==> flow/design.v <==
module counter ( input [15:0] in,
            input clk, rst, enable,
            output reg [15:0] out);
  initial begin
    out = 16'h0001;
  end
  always @ (posedge clk)
      out = !rst && enable ? in : 16'h0001;
endmodule
# ---- Tool chain data of counter
# The steps from the RTL of counter to its reports follow in flow order.
# Line numbers count from 1 in the design file above.
# Operators: Yosys type, input widths -> output width; for muxes data width and select width s.
# Library cell names are shortened.
# The mark n/a stands for no value.
dict set report setup {
  design {counter}
  clk_port {clk}
  library {sky130hd}
  lib_corner {tt_025C_1v80}
}

# ---- Elaborated design
# Source: Yosys, flattened and elaborated, memories not mapped. Widths are those after wreduce; folded enables and synchronous resets count as part of the registers. Registers that Yosys merges into a memory's read port (data or address) are not register bits. Print and check cells do not count. Equal cells are merged and count once.
dict set report classes {
  n_reduce_logical 2
}
# cell count
set op_table {}
lappend op_table {{$logic_and 1x1->1} 1}
lappend op_table {{$logic_not 1->1} 1}
dict set report word_totals {
  ff_bits 16
  inputBits 19
  output_inout_bits 16
  elab_cells 3
}

# ---- Longest topological paths
# Longest topological path by Yosys (ltp), each cell counted once; first at word level (registers and memories cut), then after technology mapping (sequential cells cut; the memories' decode and read muxes count).
dict set report depth {
  depth_word 2
  abc_area 0
  ltp_mapped 2
}

# ---- Netlist
# The flow's flattened synthesis, as Yosys stat reports it; memories are mapped. The netlist is that of the ABC_AREA named above (0 if unset); the other value can give another one.
dict set report mapped {
  cells 34
  area_um2 473.0
  seqArea_um2 320.3
  ffs 16
  buffers 2
}
# cell_type count
set types {}
lappend types {dfxtp_1 16}
lappend types {and3b_1 15}
lappend types {or3b_1 1}
lappend types {buf_4 1}
lappend types {buf_2 1}

# ---- Path before layout
# OpenSTA on the mapped netlist: ideal clock, no wires. The path of least setup slack (recovery checks aside). Input and output delay are each 20% of the period. Register names are those of the netlist, which keeps one name where synthesis merged equal registers.
dict set report synth_timing {
  path_kind {input port to flip-flop}
  start {input port rst}
  end {register out[0]}
  tclk_ns 0.879
  input_delay_ns 0.176
  launch_ns 0.176
  arrival_time_ns 0.521
  required_ns 0.752
  setup_slack_ns 0.231
  path_delay_ns 0.472
  path_stages 1
  n_path_buf 0
  synth_period_reached_ns 0.648
}
# "path_delay_ns" is the arrival time less input delay plus setup time.
# "path_stages" counts driving pins, that of a launching flip-flop among them; a cell with two outputs on the path counts twice.
# "synth_period_reached_ns" is the clock period less the worst setup slack; recovery checks do not enter. This is arithmetic on one report: input and output delays are still those of the set period (20% each).
# Between the ends stands the longest chain of elaborated cells between them, by number of cells; it is not shown to be the way that was timed. Of several equally long chains one is given.
# A line is the first line of the expression or statement that the cell stems from. Yosys adds cells for indexed reads and writes and turns some case tables into memories.
dict set report synth_between {
  path_cell_list {or3b_1}
  elab_chain_cells 2
  cells_between 2
  lines_between 1
}
# item line
set synth_rtl {}
lappend synth_rtl {{start, declared} 2} ;# input clk, rst, enable,
lappend synth_rtl {{$logic_not 1->1} 8} ;# out = !rst && enable ? in : 16'h0001;
lappend synth_rtl {{$logic_and 1x1->1} 8}
lappend synth_rtl {{end, assigned} 8}
lappend synth_rtl {{end, declared} 3} ;# output reg [15:0] out);

# module counter, platform sky130hd, 2 stored runs of the flow under differing settings, order arbitrary. Input and output delays are each 20% of the period that was set; the output load is 0.01 pF.
run="flow run 1" settings period_ns=0.66 CORE_UTILIZATION=59 SETUP_SLACK_MARGIN=0.19 PLACE_DENSITY_LB_ADDON=0.12 HOLD_SLACK_MARGIN=0.23 CORE_ASPECT_RATIO=0.61 CORE_MARGIN=9 CELL_PAD_IN_SITES_GLOBAL_PLACEMENT=2 GPL_ROUTABILITY_DRIVEN=0 CAP_MARGIN=15 SLEW_MARGIN=40 MIN_ROUTING_LAYER="met2"
run="flow run 1" outcome="incomplete, floorplanning halted on PDN-0185"
run="flow run 2" settings period_ns=0.653 CORE_UTILIZATION=49 PLACE_DENSITY_LB_ADDON=0.14 CORE_MARGIN=10 CELL_PAD_IN_SITES_GLOBAL_PLACEMENT=1 CELL_PAD_IN_SITES_DETAIL_PLACEMENT=0 TNS_END_PERCENT=45 ABC_AREA=0 GPL_ROUTABILITY_DRIVEN=0 CTS_CLUSTER_SIZE=24 CTS_CLUSTER_DIAMETER=77 CAP_MARGIN=0 SLEW_MARGIN=25 MAX_ROUTING_LAYER="met5"
run="flow run 2" outcome="incomplete, placement halted on FLW-0024"
