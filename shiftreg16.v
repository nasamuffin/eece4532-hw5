==> flow/design.v <==
module shiftreg16 ( input [15:0] parallel_in,
						  input clk, a_rst, shift_enable, load_enable, left_right,
						  output reg [15:0] parallel_out );
	always @ (posedge clk or posedge a_rst) begin
		if (a_rst) parallel_out = 4'h0000;
		else if (load_enable) begin
			parallel_out <= parallel_in;
		end
		else if (shift_enable) begin
			if (left_right) parallel_out <= parallel_out << 1;
			else parallel_out <= parallel_out >> 1;
		end
	end
endmodule
From RTL to reports: shiftreg16
The steps from the RTL of shiftreg16 to its reports follow in flow order.
Line numbers count from 1 in the design file above.
Cell names lack the library's common part.
Not given: n/a
Set-up
  top module: shiftreg16
  clock port: clk
  cell library: sky130hd
  library corner: tt_025C_1v80

Word-level counts
Yosys after proc, flatten, opt, wreduce and memory -nomap, before mapping. Memory bits, and registers merged into a memory's read port (data or address), are not among the register bits. Print and check cells are not counted. Equal cells are merged and count once.
Operators by class
  reduce/logical cells: 1
  mux-type cells: 3
Operators with widths (count)
  two-way mux 16 bit: 3
  nonzero test 2 bit: 1
Word-level totals
  register bits: 16
  output and inout bits: 16
  bits of input ports: 21
  word-level cells: 5

Logic depth
Depth = most cells in a row (Yosys ltp): at word level without a register or memory, in the mapped netlist without a sequential cell, where the memories' decode and read muxes count.
Depth
  depth after elaboration: 3
  ABC_AREA: 0
  depth in mapped cells: 4

Mapped cells and area
Source: synth_stat.txt of the flow (Yosys; design flattened, memories mapped). It holds for the ABC_AREA given above (unset counts as 0); a run with the other value may have another netlist.
Cell types
  dfrtp_1: count 16, area in all 400.384 µm²
  mux2i_1: count 14, area in all 140.134 µm²
  or3b_1: count 14, area in all 122.618 µm²
  o211ai_1: count 13, area in all 97.594 µm²
  nand2_1: count 14, area in all 52.55 µm²
  buf_6: count 4, area in all 45.043 µm²
  buf_8: count 1, area in all 15.014 µm²
  a31oi_1: count 2, area in all 12.512 µm²
  nand2b_1: count 2, area in all 12.512 µm²
  nor2b_1: count 2, area in all 12.512 µm²
  o211ai_2: count 1, area in all 12.512 µm²
  buf_2: count 2, area in all 10.01 µm²
  nand2b_2: count 1, area in all 8.758 µm²
  inv_1: count 2, area in all 7.507 µm²
  nand3b_1: count 1, area in all 7.507 µm²
  nand3_1: count 1, area in all 5.005 µm²
Mapped netlist
  mapped flip-flops: 16
  area of sequential cells: 400.4 µm²
  cells in the netlist: 90
  buffers: 7
  synthesis area: 962.2 µm²

Path before layout
OpenSTA on the mapped netlist: ideal clock, no wires. The path of least setup slack (recovery checks aside). Input and output delay are each 20% of the period. Register names are those of the netlist, which keeps one name where synthesis merged equal registers.
Path after synthesis
  path kind: in2reg
  start: input load_enable
  end: register parallel_out[4]
  data arrival time: 0.854 ns
  path slack: 0.379 ns
  setup time: 0.087 ns
  time at the first pin: 0.264 ns
  data required time: 1.233 ns
  clock period: 1.32 ns
  driving pins on the path: 3
  delay of the path: 0.677 ns
  synthesis period reached: 0.941 ns
"delay of the path" = arrival - input delay + setup time.
"driving pins on the path": output pins that drive a net of the path, with the launching flip-flop's if there is one; two outputs of one cell count as two.
"synthesis period reached" is the clock period less the worst setup slack; recovery checks do not enter. This is arithmetic on one report: input and output delays are still those of the set period (20% each).
The rows between start and end are the longest chain of elaborated cells between them; the timing report does not say that the signal goes this way. Where chains are equally long, one stands for them.
Each line given opens the expression or statement behind the cell; cells for indexed reads and writes are added by Yosys, which also makes memories of some case tables.
At most two assigning lines are given for a register; there are more.
On the way, after synthesis
  cells stage by stage: buf_2 -> or3b_1 -> o211ai_1
  length of the longest elaborated chain: 1
  elaborated cells between the ends (all ways): 2
  RTL lines with such cells: 1
RTL lines, path after synthesis
  start: declaration: line 2  | input clk, a_rst, shift_enable, load_enable, left_right,
  two-way mux 16 bit: line 6  | else if (load_enable) begin
  end: assignment: line 7  | parallel_out <= parallel_in;
  end: assignment: line 10  | if (left_right) parallel_out <= parallel_out << 1;
  end: declaration: line 3  | output reg [15:0] parallel_out );

Worst path after layout
From the final timing report of run 1: the path of least setup slack in the routed layout; clock arrival at registers is part of the times.
Path after layout
  path kind: reg2reg
  start: register (no name shown)
  end: register parallel_out[6]
  driving pins on the path: 4
  path slack: -0.29 ns
  data required time: 0.89 ns
  clock period: 0.729 ns
  time at the first pin: 0.25 ns
  setup time: 0.08 ns
  data arrival time: 1.18 ns
At most two assigning lines are given for a register; there are more.
On the way, after layout
  cells stage by stage: dfrtp_1 -> buf_4 -> or3b_4 -> o211ai_1
RTL lines, path after layout
  end: assignment: line 7  | parallel_out <= parallel_in;
  end: assignment: line 10  | if (left_right) parallel_out <= parallel_out << 1;
  end: declaration: line 3  | output reg [15:0] parallel_out );
No chain of elaborated cells between the ends is given.

Top module shiftreg16; platform sky130hd; tools Yosys and OpenROAD; 2 stored runs in no particular order. Input and output delays are each 20% of the period that was set; the output load is 0.01 pF.
"worst setup path time (ns)" = time allowed to the worst setup path (clock period - input delay - output delay, where it has them) - its slack; a late launch clock adds to it, a late capture clock takes from it.

Flow files of run 1
==> flow/run.sh <==
#!/bin/bash
# the make line also repeats the synthesis and layout settings of config.mk as NAME=value (left out here)
make -C /OpenROAD-flow-scripts/flow DESIGN_CONFIG=/design/flow/config.mk WORK_HOME=/design/flow/orfs CLKGATE_MAP_FILE= finish
==> flow/config.mk <==
export PLATFORM = sky130hd
export DESIGN_NAME = shiftreg16
export DESIGN_NICKNAME = shiftreg16
export VERILOG_FILES = /design/flow/design.v
export SDC_FILE = /design/flow/constraint.sdc
export NUM_CORES = 4
export LEC_CHECK = 0
export CAP_MARGIN = 20
export CORE_MARGIN = 2
export CORE_UTILIZATION = 24
export CTS_CLUSTER_DIAMETER = 48
export HOLD_SLACK_MARGIN = -0.0
export PLACE_DENSITY = 0.53
export SETUP_SLACK_MARGIN = 0.11
export SLEW_MARGIN = 20
==> flow/constraint.sdc <==
create_clock -name core_clock -period 0.729 [get_ports {clk}]
set_input_delay 0.1458 -clock core_clock [delete_from_list [all_inputs] [get_ports {clk}]]
set_output_delay 0.1458 -clock core_clock [all_outputs]
set_load 0.01 [all_outputs]

report of run 1
yosys chip area after synthesis (um^2): 962.2
finish__design__die__area: 4531.3
finish__design__instance__area__stdcell: 1587.8
finish__timing__setup__ws: -0.285
worst setup path time (ns): 1.01
worst setup path kind: reg2reg

Flow files of run 2
==> flow/run.sh <==
#!/bin/bash
# the make line also repeats the synthesis and layout settings of config.mk as NAME=value (left out here)
make -C /OpenROAD-flow-scripts/flow DESIGN_CONFIG=/design/flow/config.mk WORK_HOME=/design/flow/orfs CLKGATE_MAP_FILE= finish
==> flow/config.mk <==
export PLATFORM = sky130hd
export DESIGN_NAME = shiftreg16
export DESIGN_NICKNAME = shiftreg16
export VERILOG_FILES = /design/flow/design.v
export SDC_FILE = /design/flow/constraint.sdc
export NUM_CORES = 4
export LEC_CHECK = 0
export ABC_AREA = 0
export CAP_MARGIN = 20
export CORE_MARGIN = 2
export CORE_UTILIZATION = 31
export GPL_TIMING_DRIVEN = 1
export PLACE_DENSITY_LB_ADDON = 0.29
export SETUP_SLACK_MARGIN = -0.02
export SLEW_MARGIN = 20
==> flow/constraint.sdc <==
create_clock -name core_clock -period 1.66 [get_ports {clk}]
set_input_delay 0.3320 -clock core_clock [delete_from_list [all_inputs] [get_ports {clk}]]
set_output_delay 0.3320 -clock core_clock [all_outputs]
set_load 0.01 [all_outputs]

report of run 2
yosys chip area after synthesis (um^2): 962.2
finish__design__die__area: 3565.3
finish__design__instance__area__stdcell: 1381.3
finish__timing__setup__ws: 0.080
worst setup path time (ns): 1.25
worst setup path kind: reg2out
