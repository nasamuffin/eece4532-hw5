==> flow/design.v <==
module register_file(  input [15:0] read_reg0, read_reg1, 
                      input load_r0, load_r1, clk, rst, swap,
                      output [15:0] reg0_out, reg1_out);
	always @ (posedge clk or posedge rst) begin
		if (rst) begin
			reg0_out <= 4'h0000;
			reg1_out <= 4'h0000;
		end
		else if (load_r0) 
			reg0_out <= read_reg0;
		else if (load_r1)
			reg1_out <= read_reg1;
		else if (swap) begin
			reg0_out <= read_reg1;
			reg1_out <= read_reg0;
		end
	end
endmodule
# --- Tool chain data of register_file ---
# The steps from the RTL of register_file to its reports follow in flow order.
# Line numbers count from 1 in the design file above.
design:
  top_module: "register_file"
  clock_port: "clk"
  lib: "sky130hd"
  corner: "tt_025C_1v80"

# --- Word-level counts ---
# Source: Yosys, flattened and elaborated, memories not mapped. Widths are those after wreduce. Registers that Yosys merges into a memory's read port (data or address) are not register bits. Print and check cells do not count. Equal cells are merged and count once.
word_totals:
  wordCells: 13
  register_bits: 32
  output_inout_bits: 32
  inputBits: 37
op_classes:
  eq_ne: 1
  n_mux: 5
  bitwise: 1
  reduce_and_logical: 4
op_table:
  columns: ["op", "n"]
  rows:
  - ["16-bit two-way mux", 5]
  - ["2-bit AND reduction", 2]
  - ["2-bit nonzero test", 2]
  - ["2-bit != test with constant B", 1]
  - ["1-bit NOT", 1]

# --- Depth ---
# Yosys ltp: most cells in a row. Word level: on the elaborated netlist, between registers, memories and ports. Mapped: between sequential cells and ports; inverters and the memories' decode and read muxes count.
depth:
  depth_word: 3
  abc_area: 0
  ltp_mapped: 4
  ltp_nobuf: 2

# --- Netlist ---
# The flow's flattened synthesis, as Yosys stat reports it; memories are mapped. The netlist is that of the ABC_AREA named above (0 if unset); the other value can give another one.
by_type:
  columns: ["cell", "n", "type_area_um2"]
  rows:
  - ["sky130_fd_sc_hd__dfrtp_1", 32, 800.768]
  - ["sky130_fd_sc_hd__a221o_1", 16, 160.154]
  - ["sky130_fd_sc_hd__nand4bb_1", 14, 157.651]
  - ["sky130_fd_sc_hd__o311ai_1", 16, 140.134]
  - ["sky130_fd_sc_hd__and3b_1", 14, 122.618]
  - ["sky130_fd_sc_hd__nor2b_1", 16, 100.096]
  - ["sky130_fd_sc_hd__inv_1", 17, 63.811]
  - ["sky130_fd_sc_hd__nand2_1", 16, 60.058]
  - ["sky130_fd_sc_hd__clkbuf_1", 10, 37.536]
  - ["sky130_fd_sc_hd__buf_2", 5, 25.024]
  - ["sky130_fd_sc_hd__or4bb_1", 2, 22.522]
  - ["sky130_fd_sc_hd__nor4bb_1", 2, 20.019]
  - ["sky130_fd_sc_hd__buf_6", 1, 11.261]
  - ["sky130_fd_sc_hd__o21bai_2", 1, 11.261]
  - ["sky130_fd_sc_hd__clkbuf_2", 1, 5.005]
mapped:
  area_um2: 1737.9
  seq_area_um2: 800.8
  cell_count: 163
  buf_cells: 17
  ffs: 32

# --- Path before layout ---
# OpenSTA on the mapped netlist: ideal clock, no wires. The path of least setup slack (recovery checks aside). Input and output delay are each 20% of the period. Register names are those of the netlist, which keeps one name where synthesis merged equal registers.
synth_timing:
  path_type: "input-to-reg"
  startpoint: "in swap"
  endpoint: "reg reg1_out[10]"
  setup_slack_ps: 773
  launch_ps: 412
  in_delay_ps: 412
  arrival_ps: 1161
  clock_period_ps: 2060
  path_buffers: 2
  setup_time_ps: 126
  required_time_ps: 1934
  path_stages: 4
  path_delay_ps: 875
  synth_period_reached_ps: 1287
# "path_delay_ps" is the arrival time less input delay plus setup time.
# "path_stages" counts driving pins, that of a launching flip-flop among them; a cell with two outputs on the path counts twice.
# "synth_period_reached_ps" = period - worst setup slack (recovery checks aside). The figure is calculated, with input and output delays left at 20% of the set period.
# The rows between start and end are the longest chain of elaborated cells between them; the timing report does not say that the signal goes this way. Where chains are equally long, one stands for them.
# Each line given opens the expression or statement behind the cell; cells for indexed reads and writes are added by Yosys, which also makes memories of some case tables.
# A register here has more assigning lines than the two given.
synth_via:
  path_cell_list: "sky130_fd_sc_hd__buf_2 sky130_fd_sc_hd__nor2b_1 sky130_fd_sc_hd__buf_2 sky130_fd_sc_hd__a221o_1"
  elab_chain_len: 2
  cells_between: 4
  cone_lines: 2
  classes_between: "2 x mux; 2 x reduce/logical"
synth_lines:
  columns: ["element", "line", "rtl"]
  rows:
  - ["start, declared", 2, "input load_r0, load_r1, clk, rst, swap,"]
  - ["16-bit two-way mux", 13, "else if (swap) begin"]
  - ["16-bit two-way mux", 11, "else if (load_r1)"]
  - ["end, assigned", 12, "reg1_out <= read_reg1;"]
  - ["end, assigned", 15, "reg1_out <= read_reg0;"]
  - ["end, declared", 3, "output [15:0] reg0_out, reg1_out);"]

# --- Worst path after layout ---
# From the final timing report of flow run A: the path of least setup slack in the routed layout; clock arrival at registers is part of the times.
# The report prints the path's times to 10 ps; the period is as set.
layout_timing:
  path_type: "reg-to-output"
  startpoint: "reg reg1_out[9]"
  endpoint: "out reg1_out[9]"
  launch_ps: 280
  setup_slack_ps: -260
  required_time_ps: 580
  path_stages: 2
  output_delay_ps: 150
  clock_period_ps: 730
  path_buffers: 1
  arrival_ps: 840
# A register here has more assigning lines than the two given.
layout_via:
  path_cell_list: "sky130_fd_sc_hd__dfrtp_1 sky130_fd_sc_hd__buf_2"
  elab_chain_len: 0
  cells_between: 0
  cone_lines: 0
layout_lines:
  columns: ["element", "line", "rtl"]
  rows:
  - ["start, declared", 3, "output [15:0] reg0_out, reg1_out);"]
  - ["start, assigned", 12, "reg1_out <= read_reg1;"]
  - ["start, assigned", 15, "reg1_out <= read_reg0;"]
  - ["end, declared", 3, null]

# Design register_file on sky130hd. What follows are 2 stored runs of the flow, each under its own settings; their order means nothing. The constraints put input and output delay at 20% of the set period each and load the outputs with 0.01 pF.
# "period_reached_ps" = clock period - worst setup slack. The figure is calculated, with input and output delays left at 20% of the set period.
runs:
  - name: "flow run A"
    settings:
      period_ns: 0.73
      CORE_UTILIZATION: 46
      SETUP_SLACK_MARGIN: 0.06
      PLACE_DENSITY_LB_ADDON: 0.26
      HOLD_SLACK_MARGIN: 0.25
      TNS_END_PERCENT: 35
      CTS_CLUSTER_SIZE: 40
      CAP_MARGIN: 0
      CORE_MARGIN: 2
      SLEW_MARGIN: 20
    results:
      yosys_chip_area_um2: 1737.9
      setup_ws_ps: -261
      die_area_um2: 4285.7
      finalUtil_pct: 79.4
      setupTns_ps: -11419
      stdcell_area_um2: 2886.5
      period_reached_ps: 991
  - name: "flow run B"
    settings:
      period_ns: 1.66
      CORE_UTILIZATION: 29
      SETUP_SLACK_MARGIN: -0.1
      PLACE_DENSITY_LB_ADDON: 0.18
      CORE_ASPECT_RATIO: 0.56
      CORE_MARGIN: 5
      CELL_PAD_IN_SITES_GLOBAL_PLACEMENT: 1
      CELL_PAD_IN_SITES_DETAIL_PLACEMENT: 0
      TNS_END_PERCENT: 35
      CTS_CLUSTER_SIZE: 16
      CAP_MARGIN: 20
      SLEW_MARGIN: 20
    results:
      stdcell_area_um2: 2636.3
      finalUtil_pct: 44.8
      yosys_chip_area_um2: 1737.9
      period_reached_ps: 1542
      setupTns_ps: 0
      die_area_um2: 7706.3
      setup_ws_ps: 118
